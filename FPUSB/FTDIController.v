==> flow/design.v <==
`timescale 1ns / 1ps
module FTDIController
	(
	input wire clk_pll,
	input wire reset_n,
	inout wire [7 : 0] FTDI_data,
	input wire FTDI_data_avilable,
	output reg FTDI_pop_data,
	input wire FTDI_empty_for_write,
	output reg FTDI_push_data,
	output wire [7 : 0] fifo_data_out,
	output reg fifo_push_data,
	input wire fifo_full,  
	input wire [7 : 0] fifo_data_in,
	input wire fifo_data_avilable,
	output reg fifo_pop_data	
    );
	reg tri_state_ctrl;
	assign FTDI_data = tri_state_ctrl ? fifo_data_in : 8'bzzzzzzzz;
	reg next_fifo_pop_data;
	assign fifo_data_out = FTDI_data;
	reg [2 : 0] state;
	reg [2 : 0] next_state;
	localparam IDLE = 0;
	localparam READ_PRE_WAIT = 1;
	localparam READ_POST_WAIT = 2;
	localparam READ_COMPLETE = 3;
	localparam WRITE_PRE_WAIT = 4;
	localparam WRITE_POST_WAIT = 5;
	reg [1 : 0] wait_cdt;  
	reg [1 : 0] next_wait_cdt;
	always @(posedge clk_pll)
	begin
		if(!reset_n)
		begin
			state <= IDLE;
			wait_cdt <= 0;
			fifo_pop_data <= 0;
		end
		else
		begin
			state <= next_state;
			wait_cdt <= next_wait_cdt;
			fifo_pop_data <= next_fifo_pop_data;
		end
	end
	always @(*)
	begin
		next_state = state;
		tri_state_ctrl = 0;
		FTDI_pop_data = 1;
		FTDI_push_data = 1;
		fifo_push_data = 0;
		next_fifo_pop_data = 0;
		next_wait_cdt = wait_cdt - 1;
		case (state)
			IDLE:
			begin
				if(FTDI_data_avilable == 0)
				begin
					FTDI_pop_data = 0;
					next_wait_cdt = 2;
					next_state = READ_PRE_WAIT;
				end
				else if(FTDI_empty_for_write == 0 && fifo_data_avilable)
				begin
					tri_state_ctrl = 1;
					next_wait_cdt = 1;
					next_state = WRITE_PRE_WAIT;
				end
			end
			READ_PRE_WAIT:
			begin
				FTDI_pop_data = 0;
				if(wait_cdt == 0)
				begin
					fifo_push_data = 1;
					next_wait_cdt = 1;
					next_state = READ_POST_WAIT;
				end
			end
			READ_POST_WAIT:
			begin
			FTDI_pop_data = 0;
				if(wait_cdt == 0)
				begin
					FTDI_pop_data = 1;
					next_wait_cdt = 1;
					next_state = READ_COMPLETE;
				end
			end
			READ_COMPLETE:
			begin
				if(wait_cdt == 0)
				begin
					next_state = IDLE;
				end
			end
			WRITE_PRE_WAIT:
			begin
				tri_state_ctrl = 1;
				if(wait_cdt == 0)
				begin
					FTDI_push_data = 0;
					next_fifo_pop_data = 1;
					next_wait_cdt = 2;
					next_state = WRITE_POST_WAIT;
				end
			end
			WRITE_POST_WAIT:
			begin
				FTDI_push_data = 0;
				if(wait_cdt == 0)
				begin
					FTDI_push_data = 1;
					next_state = IDLE;
				end
			end
		endcase
	end
endmodule
## Reports on FTDIController

The steps from the RTL of FTDIController to its reports follow in flow order.
Lines are those of the file above, counted from 1.
Cell names lack the library's common part.
A cell with - has no value.

| design | value |
|---|---|
| design top | FTDIController |
| clock port | clk_pll |
| standard-cell library | sky130hd |
| library corner | tt_025C_1v80 |

## After elaboration

Yosys after proc, flatten, opt, wreduce and memory -nomap, before mapping. Memory bits, and registers merged into a memory's read port (data or address), are not among the register bits. Print and check cells are not counted. Equal cells are merged and count once.

| operators by class | value |
|---|---|
| add/sub/neg operators | 1 |
| equal/unequal tests | 10 |
| mux-type cells | 22 |
| bitwise gates (word level) | 1 |
| reductions and logical operators | 8 |

Operators with widths:

| operator | count |
|---|---|
| two-way mux 3 bit | 6 |
| case mux 3 bit (select 5 bit) | 1 |
| two-way mux 8 bit | 1 |
| two-way mux 2 bit | 4 |
| inequality test 2 bit (second input constant) | 3 |
| equality test 3 x 2 -> 1 bit (second input constant) | 2 |
| equality test 3 bit (second input constant) | 2 |
| AND reduction 6 bit | 1 |
| case mux 2 bit (select 3 bit) | 1 |
| two-way mux 1 bit | 6 |
| nonzero test 5 bit | 1 |
| OR reduction 2 bit | 2 |
| case mux 1 bit (select 2 bit) | 2 |
| equality test 3 x 1 -> 1 bit (second input constant) | 1 |
| inequality test 3 bit (second input constant) | 1 |
| logical NOT 3 bit | 1 |
| case mux 1 bit (select 3 bit) | 1 |
| subtractor 2 x 1 -> 2 bit (second input constant) | 1 |
| inequality test 2 x 1 -> 1 bit (second input constant) | 1 |
| logical NOT 2 bit | 1 |
| AND reduction 2 bit | 1 |
| logical AND 1 bit | 1 |
| inverter 1 bit | 1 |

| storage and ports | value |
|---|---|
| register bits | 6 |
| bits of input ports | 14 |

## Depth

Depth = most cells in a row (Yosys ltp): at word level without a register or memory, in the mapped netlist without a sequential cell, where the memories' decode and read muxes count.

| logic depth | value |
|---|---|
| word-level depth | 6 |
| ABC_AREA | 1 |
| depth in mapped cells | 8 |

## Synthesis result

Yosys stat after the flow's synthesis: flattened, memories mapped to cells. It holds for the ABC_AREA given above (unset counts as 0); a run with the other value may have another netlist.

| synthesis totals | value |
|---|---|
| cell count | 81 |
| mapped area | 604.3 µm² |
| area of sequential cells | 180.2 µm² |
| mapped flip-flops | 9 |
| buffer cells | 16 |

Cell types:

| type | count |
|---|---|
| dfxtp_1 | 9 |
| buf_4 | 16 |
| ha_1 | 4 |
| inv_1 | 12 |
| nand2_1 | 12 |
| nand3_1 | 4 |
| o22ai_1 | 3 |
| o32ai_2 | 1 |
| a21oi_1 | 3 |
| o21ai_0 | 3 |
| nand2_2 | 2 |
| inv_2 | 3 |
| nor2_1 | 3 |
| nor2_4 | 1 |
| nand3_2 | 1 |
| o21ai_1 | 2 |
| o211ai_1 | 1 |
| nor3_1 | 1 |

## Path before layout

Path of least setup slack by OpenSTA after synthesis, without wires, with an ideal clock, recovery checks aside; 20% of the period is set as input and as output delay. Where synthesis merged equal registers, the netlist keeps one of their names.

| path after synthesis | value |
|---|---|
| kind | reg2out |
| from | register wait_cdt[0] |
| to | output FTDI_pop_data |
| clock period | 1.52 ns |
| external output delay | 0.304 ns |
| arrival time | 0.938 ns |
| setup slack | 0.278 ns |
| delay of the path | 0.938 ns |
| stages | 5 |
| path buffers | 0 |
| synthesis period reached | 1.242 ns |

"delay of the path" = arrival - input delay + setup time.
A path that ends at an output port has no setup time.
"stages": output pins that drive a net of the path, with the launching flip-flop's if there is one; two outputs of one cell count as two.
"synthesis period reached" is the clock period less the worst setup slack; recovery checks do not enter. This is arithmetic on one report: input and output delays are still those of the set period (20% each).
The rows between start and end are the longest chain of elaborated cells between them; the timing report does not say that the signal goes this way. Where chains are equally long, one stands for them.
A line is the first line of the expression or statement that the cell stems from. Yosys adds cells for indexed reads and writes and turns some case tables into memories.

| on the way, after synthesis | value |
|---|---|
| cells stage by stage | dfxtp_1 -> inv_1 -> ha_1 -> inv_1 -> o211ai_1 |
| length of the longest elaborated chain | 3 |

RTL lines, path after synthesis:

| what | line | RTL |
|---|---|---|
| from (decl) | 30 | `reg [1 : 0] wait_cdt;` |
| from (assign) | 37 | `wait_cdt <= 0;` |
| from (assign) | 43 | `wait_cdt <= next_wait_cdt;` |
| logical NOT 2 bit | 85 | `if(wait_cdt == 0)` |
| two-way mux 1 bit | 85 |  |
| case mux 1 bit (select 3 bit) | 56 | `case (state)` |
| to (decl) | 8 | `output reg FTDI_pop_data,` |

## Timing after layout

From the final timing report of job 1: the path of least setup slack in the routed layout; clock arrival at registers is part of the times.

| path after layout | value |
|---|---|
| kind | reg2out |
| from | register wait_cdt[0] |
| to | output FTDI_push_data |
| clock period | 0.778 ns |
| external output delay | 0.16 ns |
| arrival time | 1.17 ns |
| setup slack | -0.55 ns |
| stages | 7 |
| path buffers | 1 |

The rows between start and end are the longest chain of elaborated cells between them; the timing report does not say that the signal goes this way. Where chains are equally long, one stands for them.

| on the way, after layout | value |
|---|---|
| cells stage by stage | dfxtp_2 -> inv_4 -> ha_4 -> inv_2 -> o21ai_1 -> nand2_1 -> buf_2 |
| length of the longest elaborated chain | 3 |

RTL lines, path after layout:

| what | line | RTL |
|---|---|---|
| from (decl) | 30 | `reg [1 : 0] wait_cdt;` |
| from (assign) | 37 | `wait_cdt <= 0;` |
| from (assign) | 43 | `wait_cdt <= next_wait_cdt;` |
| logical NOT 2 bit | 113 | `if(wait_cdt == 0)` |
| two-way mux 1 bit | 113 |  |
| case mux 1 bit (select 2 bit) | 56 | `case (state)` |
| to (decl) | 10 | `output reg FTDI_push_data,` |

FLOW RESULTS
============

Design FTDIController on sky130hd. What follows are 2 stored runs of the flow, each under its own settings; their order means nothing. The constraints put input and output delay at 20% of the set period each and load the outputs with 0.01 pF.
By "critical setup path time" is meant the share of the clock period that the worst setup path is allowed (20% is reserved at inputs, 20% at outputs), minus its slack. Clock arrival times at its registers enter into it.
"total power of the final layout" is the tool's figure for a default switching activity; nothing was simulated.

## Job 1

==> flow/run.sh <==
#!/bin/bash
# the make line also repeats the synthesis and layout settings of config.mk as NAME=value (left out here)
make -C /OpenROAD-flow-scripts/flow DESIGN_CONFIG=/design/flow/config.mk WORK_HOME=/design/flow/orfs CLKGATE_MAP_FILE= finish
==> flow/config.mk <==
export PLATFORM = sky130hd
export DESIGN_NAME = FTDIController
export DESIGN_NICKNAME = FTDIController
export VERILOG_FILES = /design/flow/design.v
export SDC_FILE = /design/flow/constraint.sdc
export NUM_CORES = 4
export LEC_CHECK = 0
export ABC_AREA = 1
export CAP_MARGIN = 20
export CORE_ASPECT_RATIO = 1.92
export CORE_MARGIN = 2
export CORE_UTILIZATION = 36
export CTS_CLUSTER_SIZE = 73
export GPL_TIMING_DRIVEN = 1
export MIN_ROUTING_LAYER = met1
export PLACE_DENSITY_LB_ADDON = 0.21
export SLEW_MARGIN = 20
==> flow/constraint.sdc <==
create_clock -name core_clock -period 0.778 [get_ports {clk_pll}]
set_input_delay 0.1556 -clock core_clock [delete_from_list [all_inputs] [get_ports {clk_pll}]]
set_output_delay 0.1556 -clock core_clock [all_outputs]
set_load 0.01 [all_outputs]

| result of job 1 | value |
|---|---|
| cell area after synthesis | 604.3 µm² |
| total die area | 2040.0 µm² |
| critical setup path time | 1.17 ns |
| worst setup path type | reg2out |
| worst setup slack after layout | -0.546 ns |
| final design utilization | 56.4% |
| post-route worst hold slack | 0.311 ns |
| total power of the final layout | 1580 uW |
| standard-cell area of the final layout | 889.6 µm² |

## Job 2

==> flow/run.sh <==
#!/bin/bash
# the make line also repeats the synthesis and layout settings of config.mk as NAME=value (left out here)
make -C /OpenROAD-flow-scripts/flow DESIGN_CONFIG=/design/flow/config.mk WORK_HOME=/design/flow/orfs CLKGATE_MAP_FILE= finish
==> flow/config.mk <==
export PLATFORM = sky130hd
export DESIGN_NAME = FTDIController
export DESIGN_NICKNAME = FTDIController
export VERILOG_FILES = /design/flow/design.v
export SDC_FILE = /design/flow/constraint.sdc
export NUM_CORES = 4
export LEC_CHECK = 0
export CAP_MARGIN = 20
export CORE_MARGIN = 2
export CORE_UTILIZATION = 40
export SLEW_MARGIN = 20
==> flow/constraint.sdc <==
create_clock -name core_clock -period 0.727 [get_ports {clk_pll}]
set_input_delay 0.1454 -clock core_clock [delete_from_list [all_inputs] [get_ports {clk_pll}]]
set_output_delay 0.1454 -clock core_clock [all_outputs]
set_load 0.01 [all_outputs]

| result of job 2 | value |
|---|---|
| cell area after synthesis | 561.8 µm² |
| total die area | 1720.2 µm² |
| critical setup path time | 1.18 ns |
| worst setup path type | reg2out |
| worst setup slack after layout | -0.595 ns |
| final design utilization | 65.6% |
| post-route worst hold slack | 0.291 ns |
| total power of the final layout | 1610 uW |
| standard-cell area of the final layout | 853.3 µm² |
