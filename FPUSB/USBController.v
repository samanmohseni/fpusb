==> flow/design.v <==
`timescale 1ns / 1ps
module DataPacker (
	input wire clk_pll,
	input wire reset_n,
	input wire [7:0] FIFO_output_data,
	input wire FIFO_empty,
	output reg FIFO_pop_data,
	output wire [63:0] out,
	output reg output_valid
	);
	localparam IDLE = 0;
	localparam SAMPLE = 1;
	reg state;
	reg next_state;
	reg load_cmd;
	reg [7:0] next_data_to_load;
	reg [7:0] input_buffer [7:0];
	reg [2:0] input_buffer_write_address;
	reg [2:0] next_input_buffer_write_address;
	assign out[7:0] = input_buffer[0];
	assign out[15:8] = input_buffer[1];
	assign out[23:16] = input_buffer[2];
	assign out[31:24] = input_buffer[3];
	assign out[39:32] = input_buffer[4];
	assign out[47:40] = input_buffer[5];
	assign out[55:48] = input_buffer[6];
	assign out[63:56] = input_buffer[7];
	always @(posedge clk_pll)
	begin
		if(!reset_n)
		begin
			state <= IDLE;
			input_buffer_write_address <= 0;
		end
		else
		begin
			state <= next_state;
			input_buffer_write_address <= next_input_buffer_write_address;
			if(load_cmd)
			begin
				input_buffer[input_buffer_write_address] <= next_data_to_load;
			end
		end
	end
	always @(*)
	begin
		output_valid = 0;
		next_state = state;
		load_cmd = 0;
		next_data_to_load = 8'bxxxxxxxx;
		next_input_buffer_write_address = input_buffer_write_address;
		FIFO_pop_data = 0;
		case (state)
			IDLE:
			begin
				if(!FIFO_empty)
				begin
					next_state = SAMPLE;
					load_cmd = 1;
					next_data_to_load = FIFO_output_data;
				end
			end
			SAMPLE:
			begin
				FIFO_pop_data = 1;
				if(input_buffer_write_address == 7)
				begin
					next_input_buffer_write_address = 0;
					output_valid = 1;
				end
				else
				begin
					next_input_buffer_write_address = input_buffer_write_address + 1;
				end
				next_state = IDLE;
			end
		endcase
	end
endmodule
`timescale 1ns / 1ps
module DataUnpacker (
	input wire clk_pll,
	input wire reset_n,
	input wire [31:0] data,
	input wire data_valid,
	output reg [7:0] FIFO_input_data,
	output reg FIFO_push_data
	);
	reg [7:0] buffer [3:0];
	reg [1:0] address;
	reg we;
	always @(posedge clk_pll)
	begin
		if(!reset_n)
		begin
			FIFO_push_data <= 0;
			address <= 0;
			we <= 0;
		end
		else
		begin
			if(data_valid)
			begin
				buffer[0] <= data[7:0];
				buffer[1] <= data[15:8];
				buffer[2] <= data[23:16];
				buffer[3] <= data[31:24];
				we <= 1;
			end
			if(we)
			begin
				FIFO_input_data <= buffer[address];
				FIFO_push_data <= 1;
				if(address == 3)
				begin
					address <= 0;
					we <= 0;
				end
				else
				begin
					address <= address + 1;
				end
			end
			else
			begin
				FIFO_push_data <= 0;
			end
		end
	end
endmodule
`timescale 1ns / 1ps
module FPExpAdder(
	input wire [7 : 0] in,
	input wire [7 : 0] change,
	output reg [7 : 0] out
    );
	reg [8 : 0] res;
	always @(*)
	begin
		res = in + change;
		out = res[7:0];
		if(in[7] == 1'b0 && change[7] == 1'b0)
		begin
			if(res[7]) 
			begin
				out = 127;
			end
		end
		else if(in[7] == 1'b1 && change[7] == 1'b1)
		begin
			if(!res[7]) 
			begin
				out = -128;
			end
		end
	end
endmodule
`timescale 1ns / 1ps
module FloatingPointMultiplier( 
	input wire [26 : 0] in_1,
	input wire [26 : 0] in_2,
	input wire clk_pll,
	output wire [26 : 0] out
    );
	wire in_1_sign;
	wire [7 : 0] in_1_exp;
	wire [17 : 0] in_1_fraction;
	wire in_2_sign;
	wire [7 : 0] in_2_exp;
	wire [17 : 0] in_2_fraction;
	reg out_sign;
	reg [7 : 0] out_exp;
	reg [17 : 0] out_fraction;
	assign in_1_sign = in_1[26];
	assign in_1_exp = in_1[25 : 18];
	assign in_1_fraction = in_1[17 : 0];
	assign in_2_sign = in_2[26];
	assign in_2_exp = in_2[25 : 18];
	assign in_2_fraction = in_2[17 : 0];
	assign out[26] = out_sign;
	assign out[25 : 18] = out_exp;
	assign out[17 : 0] = out_fraction;
	reg [7 : 0] fp_exp_adder_in;
	reg [7 : 0] fp_exp_adder_change;
	wire [7 : 0] fp_exp_adder_out;
	FPExpAdder fp_exp_adder (
		.in(fp_exp_adder_in),
		.change(fp_exp_adder_change),
		.out(fp_exp_adder_out)
	);
	reg pipe_sign;
	reg [7:0] pipe_exp;
	reg [35:0] pipe_prod;
	always @(posedge clk_pll)
	begin
		pipe_sign <= in_1_sign ^ in_2_sign;
		pipe_prod <= in_1_fraction * in_2_fraction;
		pipe_exp <= fp_exp_adder_out;
	end
	always @(*)
	begin
		fp_exp_adder_in = in_1_exp;
		fp_exp_adder_change = in_2_exp;
	end
	reg [7 : 0] fp_exp_sub_adder_in;
	reg [7 : 0] fp_exp_sub_adder_change;
	wire [7 : 0] fp_exp_sub_adder_out;
	FPExpAdder fp_exp_sub_adder (
		.in(fp_exp_sub_adder_in),
		.change(fp_exp_sub_adder_change),
		.out(fp_exp_sub_adder_out)
	);
	always @(*)
	begin
		out_sign = pipe_sign;
		fp_exp_sub_adder_in = pipe_exp;
		if(pipe_prod[35])
		begin
			fp_exp_sub_adder_change = 0;
			out_fraction = pipe_prod[35:18];
		end
		else
		begin
			fp_exp_sub_adder_change = -1;
			out_fraction = pipe_prod[34:17];
		end
		out_exp = fp_exp_sub_adder_out;
	end
endmodule
`timescale 1ns / 1ps
module PipeReg
#(parameter num_of_pipes = 2, num_of_bits = 27)( 
	input wire [num_of_bits - 1 : 0] in,
	input wire clk_pll,
	output wire [num_of_bits - 1 : 0] out
    );
	reg [num_of_bits - 1 : 0] pipe [num_of_pipes - 1 : 0];
	integer i;
	always @(posedge clk_pll)
	begin
		pipe [0] <= in;
		for(i = 1; i < num_of_pipes; i = i + 1)
		begin
			pipe[i]  <= pipe[i - 1];
		end
	end
	assign out = pipe[num_of_pipes - 1];
endmodule
`timescale 1ns / 1ps
module USBController (
	input wire clk_pll,
	input wire reset_n,
	input wire [7:0] FIFO_output_data,
	input wire FIFO_empty,
	input wire FIFO_full,
	output wire FIFO_pop_data,
	output wire [7:0] FIFO_input_data,
	output wire FIFO_push_data
	);
	wire [63:0] data_packer_out;
	wire data_packer_output_valid;
	DataPacker data_packer(
		.clk_pll(clk_pll),
		.reset_n(reset_n),
		.FIFO_output_data(FIFO_output_data),
		.FIFO_empty(FIFO_empty),
		.FIFO_pop_data(FIFO_pop_data),
		.out(data_packer_out),
		.output_valid(data_packer_output_valid)
	);
	wire [31:0] data_unpacker_data;
	wire data_packer_output_valid_pipe;
	FloatingPointMultiplier fp_mul(
		.in_1(data_packer_out[26:0]),
		.in_2(data_packer_out[58:32]),
		.clk_pll(clk_pll),
		.out(data_unpacker_data[26:0])
	);
	PipeReg #(.num_of_pipes(1), .num_of_bits(1)) pipe_reg(
		.in(data_packer_output_valid),
		.clk_pll(clk_pll),
		.out(data_packer_output_valid_pipe)
	);
	DataUnpacker data_unpacker(
		.clk_pll(clk_pll),
		.reset_n(reset_n),
		.data(data_unpacker_data),
		.data_valid(data_packer_output_valid_pipe),  
		.FIFO_input_data(FIFO_input_data),
		.FIFO_push_data(FIFO_push_data)
	);
endmodule
# Tool chain data of USBController

Tool output for the design above, in the order of the flow.
Line numbers count from 1 in the design file above.
Not given: n/a

Top module: USBController
Clock input: clk_pll
Cell library: sky130hd
Corner: tt_025C_1v80

# After elaboration

Yosys after proc, flatten, opt, wreduce and memory -nomap, before mapping. Print and check cells are not counted. Equal cells are merged and count once.
Yosys's memory passes give these memory sizes; they may raise the number of words (mostly to a power of two), join words into wider ones and drop unused or constant bits.

Output and inout port bits: 10
Cells after elaboration: 69
Flip-flop bits (word level): 94
Bits in writable memories: 64
Input bits: 12
Memories kept: 1

Memories:

| memory                   | depth | bits a word | RTL line | source |
| data_packer.input_buffer | 8     | 8           | 17       | `reg [7:0] input_buffer [7:0];` |

Equality and inequality tests: 4
Bitwise gates (word level): 6
Reductions and logical operators: 7
Multipliers: 1
$add $sub $neg: 4
Multiplexer cells: 31

Operators with widths:

| operator                                                         | count |
| 18-bit by 18-bit multiplier with 36-bit output                   | 1 |
| 8-bit two-way mux                                                | 9 |
| 8-bit parallel mux with 4-bit select                             | 1 |
| 7-bit two-way mux                                                | 4 |
| 17-bit two-way mux                                               | 1 |
| 8-bit adder                                                      | 2 |
| 3-bit two-way mux                                                | 4 |
| 1-bit two-way mux                                                | 8 |
| 1-bit parallel mux with 2-bit select                             | 3 |
| 1-bit inverter                                                   | 5 |
| 1-bit logical AND                                                | 4 |
| 2-bit == test (second input constant)                            | 2 |
| 2-bit AND reduction                                              | 2 |
| 3-bit by 1-bit adder with 3-bit output (second input constant)   | 1 |
| 3-bit == test (second input constant)                            | 1 |
| 2-bit by 1-bit adder with 2-bit output (second input constant)   | 1 |
| 2-bit by 1-bit == test with 1-bit output (second input constant) | 1 |
| 2-bit logical NOT                                                | 1 |
| 2-bit two-way mux                                                | 1 |
| 1-bit XOR                                                        | 1 |

# Logic depth

Yosys ltp: most cells in a row. Word level: on the elaborated netlist, between registers, memories and ports. Mapped: between sequential cells and ports; inverters and the memories' decode and read muxes count.

Depth after elaboration: 5
ABC_AREA: 0
Mapped depth: 23
Depth with buffers taken out: 21

# Mapped cells and area

Source: synth_stat.txt of the flow (Yosys; design flattened, memories mapped). It holds for the ABC_AREA given above (unset counts as 0); a run with the other value may have another netlist.
Totals and module areas in this step are rounded.

Cells by type:

| type                      | count | total area (um2) |
| sky130_fd_sc_hd__fa_1     | 256   | 5.12E+03 |
| sky130_fd_sc_hd__edfxtp_1 | 89    | 2.67E+03 |
| sky130_fd_sc_hd__ha_1     | 131   | 1.64E+03 |
| sky130_fd_sc_hd__inv_1    | 315   | 1.18E+03 |
| sky130_fd_sc_hd__and2_1   | 140   | 875.84 |
| sky130_fd_sc_hd__nand2_1  | 218   | 818.285 |
| sky130_fd_sc_hd__dfxtp_1  | 37    | 740.71 |
| sky130_fd_sc_hd__clkbuf_1 | 54    | 202.694 |
| sky130_fd_sc_hd__mux2_2   | 17    | 191.434 |
| sky130_fd_sc_hd__a21oi_1  | 36    | 180.173 |
| sky130_fd_sc_hd__a21o_1   | 21    | 157.651 |
| sky130_fd_sc_hd__xnor2_1  | 15    | 131.376 |
| sky130_fd_sc_hd__xor2_1   | 14    | 122.618 |
| sky130_fd_sc_hd__o21ai_0  | 18    | 90.086 |
| sky130_fd_sc_hd__o21a_1   | 11    | 82.579 |
| sky130_fd_sc_hd__mux2i_1  | 8     | 80.077 |
| sky130_fd_sc_hd__nor2_1   | 18    | 67.565 |
| sky130_fd_sc_hd__a21oi_2  | 6     | 52.55 |

Other cell types: 53; their cells: 113.

Mapped cells: 1517
Mapped area: 15300 um2
Sequential part of the area: 3410 um2
Buffers: 60
Mapped flip-flops: 126

The figures by module come from a second, unflattened synthesis with its own total; it is not the netlist above.

Cell total of the unflattened synthesis: 1510
Area total of the unflattened synthesis: 15600 um2

Each row is one instance without its submodules.

Modules:

| module                  | seq. area (um2) | area (um2) | instances | cells |
| FloatingPointMultiplier | 561             | 11000      | 1         | 1218 |
| DataPacker              | 2000            | 2190       | 1         | 94 |
| DataUnpacker            | 1280            | 1630       | 1         | 90 |
| FPExpAdder              | 0.0             | 398        | 2         | 53 |
| PipeReg                 | 20.0            | 20.0       | 1         | 1 |
| USBController           | 0.0             | 3.8        | 1         | 1 |

# Worst setup path after synthesis

OpenSTA on the mapped netlist: ideal clock, no wires. The path of least setup slack (recovery checks aside). Input and output delay are each 20% of the period. Register names are those of the netlist, which keeps one name where synthesis merged equal registers.

Path type: reg2reg
Start point: mem data_packer.input_buffer[1][7]
End point: reg fp_mul.pipe_prod[35]
Path buffers: 2
Launch time at the first pin: 0 ps
Data required time: 6861 ps
Path delay: 5766 ps
Data arrival time: 5637 ps
Stages on the path: 21
Period: 6990 ps
Library setup time: 129 ps
Slack: 1224 ps
Synthesis period reached: 5766 ps

"path delay" = arrival - input delay + setup time.
"stages on the path" counts driving pins, that of a launching flip-flop among them; a cell with two outputs on the path counts twice.
"synthesis period reached" = period - worst setup slack (recovery checks aside). The figure is calculated, with input and output delays left at 20% of the set period.
Between the ends stands the longest chain of elaborated cells between them, by number of cells; it is not shown to be the way that was timed. Of several equally long chains one is given.
A line is the first line of the expression or statement that the cell stems from. Yosys adds cells for indexed reads and writes and turns some case tables into memories.
A memory read counts as a cell of the chain, while the word-level depth stops at memories.

Path through: sky130_fd_sc_hd__edfxtp_1 > sky130_fd_sc_hd__clkbuf_1 > sky130_fd_sc_hd__clkbuf_1 > sky130_fd_sc_hd__nand2_1 > sky130_fd_sc_hd__fa_1 > sky130_fd_sc_hd__fa_1 > sky130_fd_sc_hd__fa_1 > sky130_fd_sc_hd__inv_1 > sky130_fd_sc_hd__fa_1 > sky130_fd_sc_hd__fa_1 > sky130_fd_sc_hd__inv_1 > sky130_fd_sc_hd__fa_1 > sky130_fd_sc_hd__inv_1 > sky130_fd_sc_hd__ha_1 > sky130_fd_sc_hd__a21o_1 > sky130_fd_sc_hd__or2_0 > sky130_fd_sc_hd__or2_1 > sky130_fd_sc_hd__o2111ai_4 > sky130_fd_sc_hd__o211ai_2 > sky130_fd_sc_hd__a41oi_1 > sky130_fd_sc_hd__o22ai_2
Length of the longest elaborated chain: 2
Elaborated cells between the ends (all ways): 2
Source lines of those cells: 2
Those cells by class: mul: 1; memory: 1

RTL lines, path after synthesis:

| what                                           | RTL line | source |
| start: declaration                             | 17       | `reg [7:0] input_buffer [7:0];` |
| memory 8 x 8 bit                               | 17       |  |
| 18-bit by 18-bit multiplier with 36-bit output | 197      | `pipe_prod <= in_1_fraction * in_2_fraction;` |
| end: assignment                                | 197      |  |
| end: declaration                               | 193      | `reg [35:0] pipe_prod;` |

# Worst path after layout

Path of least setup slack in the final report of run 1 (OpenROAD, finished layout, wires in). Where an end is a register, its clock arrival counts in the times.
The report prints the path's times to 10 ps; the period is as set.

Path type: reg2reg
Start point: mem data_packer.input_buffer[1][1]
End point: reg fp_mul.pipe_prod[34]
Period: 6410 ps
Data required time: 6700 ps
Stages on the path: 20
Slack: 70 ps
Path buffers: 1
Data arrival time: 6630 ps
Launch time at the first pin: 420 ps
Library setup time: 120 ps

Between the ends stands the longest chain of elaborated cells between them, by number of cells; it is not shown to be the way that was timed. Of several equally long chains one is given.
A memory read counts as a cell of the chain, while the word-level depth stops at memories.

Path through: sky130_fd_sc_hd__edfxtp_1 > sky130_fd_sc_hd__buf_4 > sky130_fd_sc_hd__nand2_1 > sky130_fd_sc_hd__fa_1 > sky130_fd_sc_hd__inv_1 > sky130_fd_sc_hd__fa_1 > sky130_fd_sc_hd__fa_1 > sky130_fd_sc_hd__fa_1 > sky130_fd_sc_hd__fa_1 > sky130_fd_sc_hd__inv_1 > sky130_fd_sc_hd__fa_1 > sky130_fd_sc_hd__inv_1 > sky130_fd_sc_hd__ha_1 > sky130_fd_sc_hd__a21o_1 > sky130_fd_sc_hd__a21o_1 > sky130_fd_sc_hd__a21oi_2 > sky130_fd_sc_hd__nor2b_1 > sky130_fd_sc_hd__a221o_1 > sky130_fd_sc_hd__or4b_1 > sky130_fd_sc_hd__o311ai_1
Length of the longest elaborated chain: 2
Elaborated cells between the ends (all ways): 2
Source lines of those cells: 2
Those cells by class: mul: 1; memory: 1

RTL lines, path after layout:

| what                                           | RTL line | source |
| start: declaration                             | 17       | `reg [7:0] input_buffer [7:0];` |
| memory 8 x 8 bit                               | 17       |  |
| 18-bit by 18-bit multiplier with 36-bit output | 197      | `pipe_prod <= in_1_fraction * in_2_fraction;` |
| end: assignment                                | 197      |  |
| end: declaration                               | 193      | `reg [35:0] pipe_prod;` |

Measured data: module USBController, platform sky130hd, 2 stored runs of the flow under differing settings, order arbitrary. Input and output delays are each 20% of the period that was set; the output load is 0.01 pF.
By "clock period achieved" is meant the clock period of the run minus its worst setup slack. This is arithmetic on one report: input and output delays are still those of the set period (20% each).
"worst setup path time" means the part of the period allowed to the worst setup path (the constraints hold back 20% at inputs and 20% at outputs) less its slack; where the path has registers, the arrival times of their clocks count too.
By "total power of the final layout" is meant OpenSTA's value without simulated activity: inputs other than the clock are taken to toggle once in ten clock periods, and the tool carries that through the logic.
"worst setup path time" is given in steps of 10 ps.
Values from the reports are rounded here.

## Run 1

==> flow/run.sh <==
#!/bin/bash
# the make line also repeats the synthesis and layout settings of config.mk as NAME=value (left out here)
make -C /OpenROAD-flow-scripts/flow DESIGN_CONFIG=/design/flow/config.mk WORK_HOME=/design/flow/orfs CLKGATE_MAP_FILE= finish
==> flow/config.mk <==
export PLATFORM = sky130hd
export DESIGN_NAME = USBController
export DESIGN_NICKNAME = USBController
export VERILOG_FILES = /design/flow/design.v
export SDC_FILE = /design/flow/constraint.sdc
export NUM_CORES = 4
export LEC_CHECK = 0
export ABC_AREA = 0
export CAP_MARGIN = 20
export CELL_PAD_IN_SITES_DETAIL_PLACEMENT = 0
export CORE_ASPECT_RATIO = 1.22
export CORE_MARGIN = 2
export CORE_UTILIZATION = 47
export CTS_CLUSTER_SIZE = 24
export MAX_ROUTING_LAYER = met4
export MIN_ROUTING_LAYER = met2
export PLACE_DENSITY = 0.66
export SETUP_SLACK_MARGIN = -0.46
export SLEW_MARGIN = 0
export TNS_END_PERCENT = 45
==> flow/constraint.sdc <==
create_clock -name core_clock -period 6.41 [get_ports {clk_pll}]
set_input_delay 1.2820 -clock core_clock [delete_from_list [all_inputs] [get_ports {clk_pll}]]
set_output_delay 1.2820 -clock core_clock [all_outputs]
set_load 0.01 [all_outputs]

| result of run 1 | value |
|---|---|
| netlist area reported by Yosys | 15300 um2 |
| die footprint | 34100 um2 |
| standard-cell area after layout | 16800 um2 |
| final design utilization | 51.8 % |
| lowest setup slack | 72 ps |
| summed negative setup slack | 0 ps |
| total power of the final layout | 0.00403 W |
| clock period achieved | 6338 ps |
| worst setup path time | 6340 ps |
| worst setup path kind | reg2reg |

## Run 2

==> flow/run.sh <==
#!/bin/bash
# the make line also repeats the synthesis and layout settings of config.mk as NAME=value (left out here)
make -C /OpenROAD-flow-scripts/flow DESIGN_CONFIG=/design/flow/config.mk WORK_HOME=/design/flow/orfs CLKGATE_MAP_FILE= finish
==> flow/config.mk <==
export PLATFORM = sky130hd
export DESIGN_NAME = USBController
export DESIGN_NICKNAME = USBController
export VERILOG_FILES = /design/flow/design.v
export SDC_FILE = /design/flow/constraint.sdc
export NUM_CORES = 4
export LEC_CHECK = 0
export ABC_AREA = 0
export CAP_MARGIN = 20
export CELL_PAD_IN_SITES_GLOBAL_PLACEMENT = 2
export CORE_MARGIN = 2
export CORE_UTILIZATION = 44
export CTS_CLUSTER_DIAMETER = 380
export GPL_ROUTABILITY_DRIVEN = 1
export MAX_ROUTING_LAYER = met4
export SETUP_SLACK_MARGIN = 1.53
export SLEW_MARGIN = 0
export TNS_END_PERCENT = 100
==> flow/constraint.sdc <==
create_clock -name core_clock -period 9.84 [get_ports {clk_pll}]
set_input_delay 1.9680 -clock core_clock [delete_from_list [all_inputs] [get_ports {clk_pll}]]
set_output_delay 1.9680 -clock core_clock [all_outputs]
set_load 0.01 [all_outputs]

| result of run 2 | value |
|---|---|
| netlist area reported by Yosys | 15300 um2 |
| die footprint | 36400 um2 |
| standard-cell area after layout | 16500 um2 |
| final design utilization | 48.0 % |
| lowest setup slack | 3270 ps |
| summed negative setup slack | 0 ps |
| total power of the final layout | 0.00257 W |
| clock period achieved | 6575 ps |
| worst setup path time | 6570 ps |
| worst setup path kind | reg2reg |
